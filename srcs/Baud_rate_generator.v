==> flow/design.v <==
`timescale 1ns / 1ps
module Baud_rate_generator(
    input clk,                            
    input [21:0] baud_rate,              
    input [4:0] divisions,               
    output reg en_baud=0 );              
    reg [9:0] counter=1;
    wire [21:0] cycles = 66_000_000/(baud_rate*divisions);
    always @(posedge clk)
    begin
        if(counter==cycles) begin
            en_baud<=1;
            counter<=1;
        end
        else begin
            counter<=counter+1;
            en_baud<=0;
        end
    end 
endmodule
Step by step through the tools: Baud_rate_generator
The steps from the RTL of Baud_rate_generator to its reports follow in flow order.
Lines are those of the file above, counted from 1.
Operators carry their Yosys type and port widths (W data, S select, Z words).
Library cell names are shortened.
Not given: -

design
  design top = Baud_rate_generator
  clock input = clk
  standard-cell library = sky130hd
  library corner = tt_025C_1v80

Word-level counts
Source: Yosys, flattened and elaborated, memories not mapped. Widths are those after wreduce; folded enables and synchronous resets count as part of the registers. Registers that Yosys merges into a memory's read port (data or address) are not register bits. Print and check cells do not count. Equal cells are merged and count once.

bit counts
  flip-flop bits (word level) = 11
  output and inout bits = 1
  elaborated cells = 7

operators by class
  div/mod/pow operators = 1
  multiply operators = 1
  equality and inequality tests = 1
  mux-type cells = 1
  $add $sub $neg = 1

operator list
  cell                      number
  $div A26 B32 Y32 const A  1
  $mul A22 B5 Y27           1
  $eq A10 B22 Y1            1
  $add A10 B1 Y10 const B   1
  $mux W1                   1

Longest topological paths
Longest topological path by Yosys (ltp), each cell counted once; first at word level (registers and memories cut), then after technology mapping (sequential cells cut; the memories' decode and read muxes count).

depth
  depth after elaboration = 4
  ABC_AREA = 0
  depth in mapped cells = 398
  depth with buffers taken out = 360

Netlist
The flow's flattened synthesis, as Yosys stat reports it; memories are mapped. The netlist is that of the ABC_AREA named above (0 if unset); the other value can give another one.

synthesis totals
  buffer cells = 167
  flip-flops = 11
  mapped cells = 5058
  synthesis area = 34606.9 um^2

cells by type
  cell      number
  ha_1      520
  a21oi_1   456
  xnor2_1   255
  nor2_1    520
  nand2_1   483
  a21o_1    186
  mux2_2    113
  o21ai_0   253
  fa_1      60
  xor2_1    128
  o21a_1    127
  inv_1     227
  and2_1    117
  nor3_1    136
  nand3_1   132
  a31oi_1   88
  nand2b_1  76
  o21bai_1  63

Other cell types: 86; their cells: 1118.

Path before layout
Path of least setup slack by OpenSTA after synthesis, without wires, with an ideal clock, recovery checks aside; 20% of the period is set as input and as output delay. Where synthesis merged equal registers, the netlist keeps one of their names.

timing after synthesis
  path kind = input port to flip-flop
  start point = input port divisions[4]
  end point = register counter[2]
  arrival time = 120.768 ns
  delay of the path = 79.700 ns
  period = 206.0 ns
  buffers on the path = 51
  setup slack = 85.100 ns
  launch time at the first pin = 41.200 ns
  data required time = 205.868 ns
  library setup time = 0.132 ns
  stages = 368
  external input delay = 41.200 ns
  synthesis period reached = 120.9 ns

"delay of the path" is the arrival time less input delay plus setup time.
"stages" counts driving pins, that of a launching flip-flop among them; a cell with two outputs on the path counts twice.
"synthesis period reached" = period - worst setup slack (recovery checks aside). The figure is calculated, with input and output delays left at 20% of the set period.
Between the ends stands the longest chain of elaborated cells between them, by number of cells; it is not shown to be the way that was timed. Of several equally long chains one is given.
Each line given opens the expression or statement behind the cell; cells for indexed reads and writes are added by Yosys, which also makes memories of some case tables.

on the way, after synthesis
  path through = clkbuf_1 and2_1 fa_1 fa_1 inv_1 fa_1 inv_1 ha_1 clkbuf_1 a21o_1 a311o_1 o221ai_1 a21boi_1 o211ai_1 nor4_1 and3_1 ha_1 or4b_2 (+332 left out) ha_1 a21o_1 a21oi_1 nor2b_1 o21ai_0 nand2b_1 a21oi_1 nor2b_1 o21ai_0 nand2b_1 a211o_1 o221ai_1 o21ba_2 a41o_1 o32a_1 a211oi_2 mux2i_2 nor2_1
  cells in the longest elaborated chain = 3
  elaborated cells between the ends (all ways) = 3
  classes of those cells = 1 x mul; 1 x div; 1 x eq/ne

RTL lines, path after synthesis
  element           RTL line  text
  from (decl)       5         input [4:0] divisions,
  $mul A22 B5 Y27   8         wire [21:0] cycles = 66_000_000/(baud_rate*divisions);
  $div A26 B32 Y32  8
  $eq A10 B22 Y1    11        if(counter==cycles) begin
  to (assign)       13        counter<=1;
  to (assign)       16        counter<=counter+1;
  to (decl)         7         reg [9:0] counter=1;

Path in the finished layout
From the final timing report of run 1: the path of least setup slack in the routed layout; clock arrival at registers is part of the times.

timing after layout
  path kind = input port to flip-flop
  start point = input port divisions[4]
  end point = register counter[1]
  data required time = 88.43 ns
  buffers on the path = 40
  stages = 358
  library setup time = 0.11 ns
  period = 88.3 ns
  arrival time = 87.45 ns
  external input delay = 17.66 ns
  launch time at the first pin = 17.66 ns
  setup slack = 0.98 ns

Between the ends stands the longest chain of elaborated cells between them, by number of cells; it is not shown to be the way that was timed. Of several equally long chains one is given.

on the way, after layout
  path through = buf_8 buf_6 and2_4 fa_1 fa_1 inv_2 fa_1 inv_2 ha_4 and3_4 and3_4 or4_4 a211oi_4 or3_4 and4_4 nand3_4 nor4_4 and3_1 (+322 left out) a21oi_1 nor2b_1 o21ai_1 nand2b_1 a21oi_2 nor2b_1 o21ai_1 nand2b_1 a211o_1 o221ai_2 o21ba_4 a41o_1 nand3b_1 o32a_1 a211oi_2 mux2i_2 buf_2 nor2b_1
  cells in the longest elaborated chain = 3
  elaborated cells between the ends (all ways) = 3
  classes of those cells = 1 x mul; 1 x div; 1 x eq/ne

RTL lines, path after layout
  element           RTL line  text
  from (decl)       5         input [4:0] divisions,
  $mul A22 B5 Y27   8         wire [21:0] cycles = 66_000_000/(baud_rate*divisions);
  $div A26 B32 Y32  8
  $eq A10 B22 Y1    11        if(counter==cycles) begin
  to (assign)       13        counter<=1;
  to (assign)       16        counter<=counter+1;
  to (decl)         7         reg [9:0] counter=1;

Subject: Baud_rate_generator on sky130hd, stored results

Hello all,

Design Baud_rate_generator on sky130hd. What follows are 2 stored runs of the flow, each under its own settings; their order means nothing. The constraints put input and output delay at 20% of the set period each and load the outputs with 0.01 pF.
"achieved clock period (ns)" means the clock period less the worst setup slack. The figure is calculated, with input and output delays left at 20% of the set period.
"worst setup path time (ns)" is the time allowed to the run's worst setup path (the clock period less input and output delay, where it has them) less its slack. Clock arrival times count: a late capture clock shortens it, a late launch clock lengthens it.

settings of run 1
{
  "period_ns": 88.3,
  "CORE_UTILIZATION": 50,
  "SETUP_SLACK_MARGIN": 5.0,
  "PLACE_DENSITY_LB_ADDON": 0.04,
  "CORE_ASPECT_RATIO": 1.01,
  "CELL_PAD_IN_SITES_GLOBAL_PLACEMENT": 0,
  "CTS_CLUSTER_DIAMETER": 335,
  "CAP_MARGIN": 20,
  "CORE_MARGIN": 2,
  "SLEW_MARGIN": 20
}
report of run 1
yosys chip area after synthesis (um^2): 34606.9
finish__design__die__area: 71334.0
finish__design__instance__area__stdcell: 52947.0
finish__design__instance__utilization: 0.7761
finish__timing__setup__ws: 0.982
finish__timing__setup__tns: 0.000
finish__timing__hold__ws: 0.465
achieved clock period (ns): 87.318
worst setup path time (ns): 69.66
worst setup path kind: input port to flip-flop

settings of run 2
{
  "period_ns": 129.0,
  "CORE_UTILIZATION": 38,
  "SETUP_SLACK_MARGIN": 5.0,
  "PLACE_DENSITY": 0.51,
  "CELL_PAD_IN_SITES_GLOBAL_PLACEMENT": 0,
  "TNS_END_PERCENT": 5,
  "CAP_MARGIN": 20,
  "CORE_MARGIN": 2,
  "SLEW_MARGIN": 20
}
report of run 2
yosys chip area after synthesis (um^2): 34606.9
finish__design__die__area: 93501.4
finish__design__instance__area__stdcell: 36593.8
finish__design__instance__utilization: 0.4059
finish__timing__setup__ws: 12.151
finish__timing__setup__tns: 0.000
finish__timing__hold__ws: 0.466
achieved clock period (ns): 116.849
worst setup path time (ns): 91.05
worst setup path kind: input port to flip-flop

Thanks
