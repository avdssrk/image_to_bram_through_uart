==> flow/design.v <==
`timescale 1ns / 1ps
module UART_tx(
    input clk,
    input ticks,
    input rst,
    input [7:0] Tx_Data,
    input Tx_en,
    output reg Tx=1,
    output reg Tx_done=0
    );
    parameter IDLE = 2'b00, START = 2'b01, DATA=2'b10, STOP = 2'b11;
    parameter rate = 16;
    parameter NBITS = 8;
    reg [1:0] present_state;
    reg [5:0] counter;
    reg [3:0] bits_count;
    reg [7:0] temp_data;
    always @(posedge ticks)
    begin
        case(present_state)
        IDLE: begin
                if(rst) begin
                    present_state<=IDLE;
                    counter<=1;
                    bits_count<=1;
                    temp_data<=0;
                    Tx_done<=0;
                end
                else if(Tx_en) begin
                    present_state<=START;
                    counter<=1;
                    temp_data<=Tx_Data;
                end    
                else
                    present_state<=present_state;
                Tx<=1;
             end
        START: begin
                if(counter==rate) begin
                    present_state<=DATA;
                    counter<=1;
                end
                else begin
                    counter<=counter+1;
                    present_state<=START;
                end  
                Tx<=0;  
            end    
        DATA:   begin
                if(bits_count>NBITS) begin
                    bits_count<=1;
                    counter<=1;
                    present_state<=STOP;
                    end
                else begin
                    if(counter==rate) begin
                         counter<=1;
                         bits_count<=bits_count+1;
                         temp_data<= (temp_data>>1);
                         end
                    else    begin
                         counter<=counter+1;
                     end
                    present_state<=DATA;
							Tx<=temp_data[0];
                end   
            end    
        STOP: begin
                if(counter==rate) begin
                    present_state<=IDLE;
                    counter<=1;
                    Tx_done<=0;
                end    
                else begin
                    counter<=counter+1;
                    present_state<=STOP;
                    Tx_done<=1;
                end    
                Tx<=1;
            end    
        default: begin
                    present_state<=IDLE;
                    counter<=1;
                    bits_count<=1;
                end  
        endcase 
    end        
endmodule
From RTL to reports: UART_tx

What the tools print for UART_tx, step after step.
Line numbers count from 1 in the design file above.
Cell names lack the library's common part.
The mark - stands for no value.

Top: UART_tx
Clock: ticks
Cell library: sky130hd
Corner: tt_025C_1v80

After elaboration

Counts by Yosys on the flattened word-level netlist (proc, flatten, opt, wreduce; memories kept). Register bits leave out memories and registers merged into their read ports (data or address). Print and check cells are left out.

$add $sub $neg: 2
$mul: 0
Div/mod/pow operators: 0
$lt $le $gt $ge: 1
Equality and inequality tests: 9
Shift-type cells: 0
Multiplexer cells: 25
Bitwise logic cells: 0
Reductions and logical operators: 12

Operators with widths:

| kind                                                             | count |
| 8-bit 2-to-1 mux                                                 | 4 |
| 6-bit 2-to-1 mux                                                 | 4 |
| 6-bit parallel mux with 3-bit select                             | 1 |
| 8-bit parallel mux with 2-bit select                             | 1 |
| 4-bit 2-to-1 mux                                                 | 3 |
| 4-bit parallel mux with 2-bit select                             | 1 |
| 2-bit parallel mux with 4-bit select                             | 1 |
| 2-bit 2-to-1 mux                                                 | 4 |
| 2-bit != test (second input constant)                            | 3 |
| 2-bit AND reduction                                              | 3 |
| 3-bit != test (second input constant)                            | 2 |
| 6-bit by 1-bit adder with 6-bit output (second input constant)   | 1 |
| 6-bit by 5-bit == test with 1-bit output (second input constant) | 1 |
| 2-bit == test (second input constant)                            | 2 |
| 2-bit nonzero test                                               | 2 |
| 2-bit OR reduction                                               | 2 |
| 4-bit by 1-bit adder with 4-bit output (second input constant)   | 1 |
| 4-bit > comparator (second input constant)                       | 1 |
| 4-bit AND reduction                                              | 1 |
| 4-bit nonzero test                                               | 1 |
| 1-bit 2-to-1 mux                                                 | 4 |
| 3-bit AND reduction                                              | 1 |
| 3-bit nonzero test                                               | 1 |
| 1-bit parallel mux with 3-bit select                             | 1 |
| 2-bit by 1-bit == test with 1-bit output (second input constant) | 1 |
| 2-bit logical NOT                                                | 1 |
| 1-bit parallel mux with 2-bit select                             | 1 |

Register bits: 22
Bits in latches: 0
Memory bits (writable): 0
Memory bits (read-only): 0
Clocked read ports x word width: 0
Memories: 0
Cells after elaboration: 55

Longest topological paths

Yosys ltp: most cells in a row. Word level: on the elaborated netlist, between registers, memories and ports. Mapped: between sequential cells and ports; inverters and the memories' decode and read muxes count.

Depth after elaboration: 4
ABC_AREA: 1
Gate-level depth with buffers: 9
Depth with buffers taken out: 9

Mapped cells and area

The flow's flattened synthesis, as Yosys stat reports it; memories are mapped. The netlist is that of the ABC_AREA named above (0 if unset); the other value can give another one.
Totals and module areas in this step are rounded.

Mapped cells: 131
Synthesis area: 1,200 µm²
Sequential part of the area: 660 µm²
Flip-flops: 22
Buffers: 1

Cells by type:

| type     | count |
| edfxtp_1 | 22 |
| nand2_1  | 33 |
| ha_1     | 9 |
| nand3_1  | 12 |
| nor2_1   | 16 |
| inv_1    | 15 |
| a21oi_1  | 5 |
| nand2_2  | 3 |
| xnor2_1  | 2 |
| xor2_1   | 2 |
| nor2_2   | 2 |
| inv_2    | 3 |
| o21bai_2 | 1 |
| nand3_2  | 1 |
| nor3b_1  | 1 |
| o21a_1   | 1 |
| buf_2    | 1 |
| nor3_1   | 1 |
| o21ai_0  | 1 |

Worst setup path after synthesis

Source: OpenSTA report_checks on the synthesized netlist (no wires, ideal clock, input and output delay 20% of the period each), path of least setup slack; recovery checks are left aside. Register names are those of the netlist, which keeps one name where synthesis merged equal registers.

Path type: reg2reg
From: register present_state[0]
To: register temp_data[0]
Clock period: 2,930 ps
Library setup time: 375 ps
Data arrival time: 1,428 ps
Path slack: 1,126 ps
Path delay: 1,803 ps
Driving pins on the path: 7
Path buffers: 0
Synthesis period reached: 1,804 ps

"path delay" = arrival - input delay + setup time.
"driving pins on the path": output pins that drive a net of the path, with the launching flip-flop's if there is one; two outputs of one cell count as two.
"synthesis period reached" is the clock period less the worst setup slack; recovery checks do not enter. This is arithmetic on one report: input and output delays are still those of the set period (20% each).
The rows between start and end are the longest chain of elaborated cells between them; the timing report does not say that the signal goes this way. Where chains are equally long, one stands for them.
Each line given opens the expression or statement behind the cell; cells for indexed reads and writes are added by Yosys, which also makes memories of some case tables.
A register here has more assigning lines than the two given.
Only ways into the end's enable, where the timed path ends, are counted here.

Cells stage by stage: edfxtp_1 inv_1 ha_1 inv_2 nand2_1 nand3_1 a21oi_1
Cells in the longest elaborated chain: 3
Elaborated cells on any way between the ends: 7
RTL lines with such cells: 1

RTL lines, path after synthesis:

| what                | RTL line | text |
| from (decl)         | 14       | `reg [1:0] present_state;` |
| from (assign)       | 23       | `present_state<=IDLE;` |
| from (assign)       | 35       | `present_state<=present_state;` |
| 2-bit == test       | 20       | `case(present_state)` |
| 2-bit nonzero test  | -        |  |
| 4-bit AND reduction | -        |  |
| to (assign)         | 32       | `temp_data<=Tx_Data;` |
| to (assign)         | 59       | `temp_data<= (temp_data>>1);` |
| to (decl)           | 17       | `reg [7:0] temp_data;` |

Worst path after layout

From the final timing report of job 2: the path of least setup slack in the routed layout; clock arrival at registers is part of the times.
The report prints the path's times to 10 ps; the period is as set.

Path type: reg2reg
From: register present_state[0]
To: register temp_data[6]
Clock period: 2,440 ps
Library setup time: 270 ps
Data arrival time: 1,770 ps
Path slack: 690 ps
Driving pins on the path: 8
Path buffers: 2

The rows between start and end are the longest chain of elaborated cells between them; the timing report does not say that the signal goes this way. Where chains are equally long, one stands for them.
A register here has more assigning lines than the two given.
Only ways into the end's enable, where the timed path ends, are counted here.

Cells stage by stage: edfxtp_1 inv_1 ha_1 buf_4 nand3_1 nand3_1 a21oi_1 buf_4
Cells in the longest elaborated chain: 3
Elaborated cells on any way between the ends: 7
RTL lines with such cells: 1

RTL lines, path post-layout:

| what                | RTL line | text |
| from (decl)         | 14       | `reg [1:0] present_state;` |
| from (assign)       | 23       | `present_state<=IDLE;` |
| from (assign)       | 35       | `present_state<=present_state;` |
| 2-bit == test       | 20       | `case(present_state)` |
| 2-bit nonzero test  | -        |  |
| 4-bit AND reduction | -        |  |
| to (assign)         | 32       | `temp_data<=Tx_Data;` |
| to (assign)         | 59       | `temp_data<= (temp_data>>1);` |
| to (decl)           | 17       | `reg [7:0] temp_data;` |

Design UART_tx on sky130hd. What follows are 2 stored runs of the flow, each under its own settings; their order means nothing. The constraints put input and output delay at 20% of the set period each and load the outputs with 0.01 pF.
By "achieved period" is meant the clock period of the run minus its worst setup slack. This is arithmetic on one report: input and output delays are still those of the set period (20% each).
By "worst path time" is meant the share of the clock period that the worst setup path is allowed (20% is reserved at inputs, 20% at outputs), minus its slack. Clock arrival times at its registers enter into it.
By "total power after layout" is meant OpenSTA's value without simulated activity: inputs other than the clock are taken to toggle once in ten clock periods, and the tool carries that through the logic.
"worst path time" is given in steps of 10 ps.
Values from the reports are rounded here.
Settings: . = not set for that run.
A result given as . is not shown for that run.

| name                                  | job 1 | job 2   |
| period_ns                             | 2.1   | 2.44    |
| CORE_UTILIZATION                      | 58    | 64      |
| PLACE_DENSITY                         | 0.67  | .       |
| CORE_MARGIN                           | 7     | 5       |
| CELL_PAD_IN_SITES_GLOBAL_PLACEMENT    | 3     | .       |
| TNS_END_PERCENT                       | 45    | .       |
| GPL_ROUTABILITY_DRIVEN                | 0     | .       |
| CTS_CLUSTER_DIAMETER                  | 53    | .       |
| CAP_MARGIN                            | 35    | 20      |
| SLEW_MARGIN                           | 20    | 20      |
| MAX_ROUTING_LAYER                     | met5  | .       |
| PLACE_DENSITY_LB_ADDON                | .     | 0.01    |
| HOLD_SLACK_MARGIN                     | .     | 0.29    |
| CELL_PAD_IN_SITES_DETAIL_PLACEMENT    | .     | 0       |
| ABC_AREA                              | .     | 1       |
| GPL_TIMING_DRIVEN                     | .     | 1       |
| CTS_CLUSTER_SIZE                      | .     | 15      |
| netlist area reported by Yosys (µm²)  | .     | 1,200   |
| die footprint (µm²)                   | .     | 2,900   |
| standard-cell area after layout (µm²) | .     | 1,400   |
| utilization after routing (%)         | .     | 81      |
| worst slack on setup checks (ps)      | .     | 690     |
| post-route setup TNS (ps)             | .     | 0       |
| lowest hold slack (ps)                | .     | 530     |
| total power after layout (mW)         | .     | 0.72    |
| achieved period (ps)                  | .     | 1,745   |
| worst path time (ps)                  | .     | 1,750   |
| type of the worst setup path          | .     | reg2reg |

Job 1: not finished: placement ended with error GPL-0301
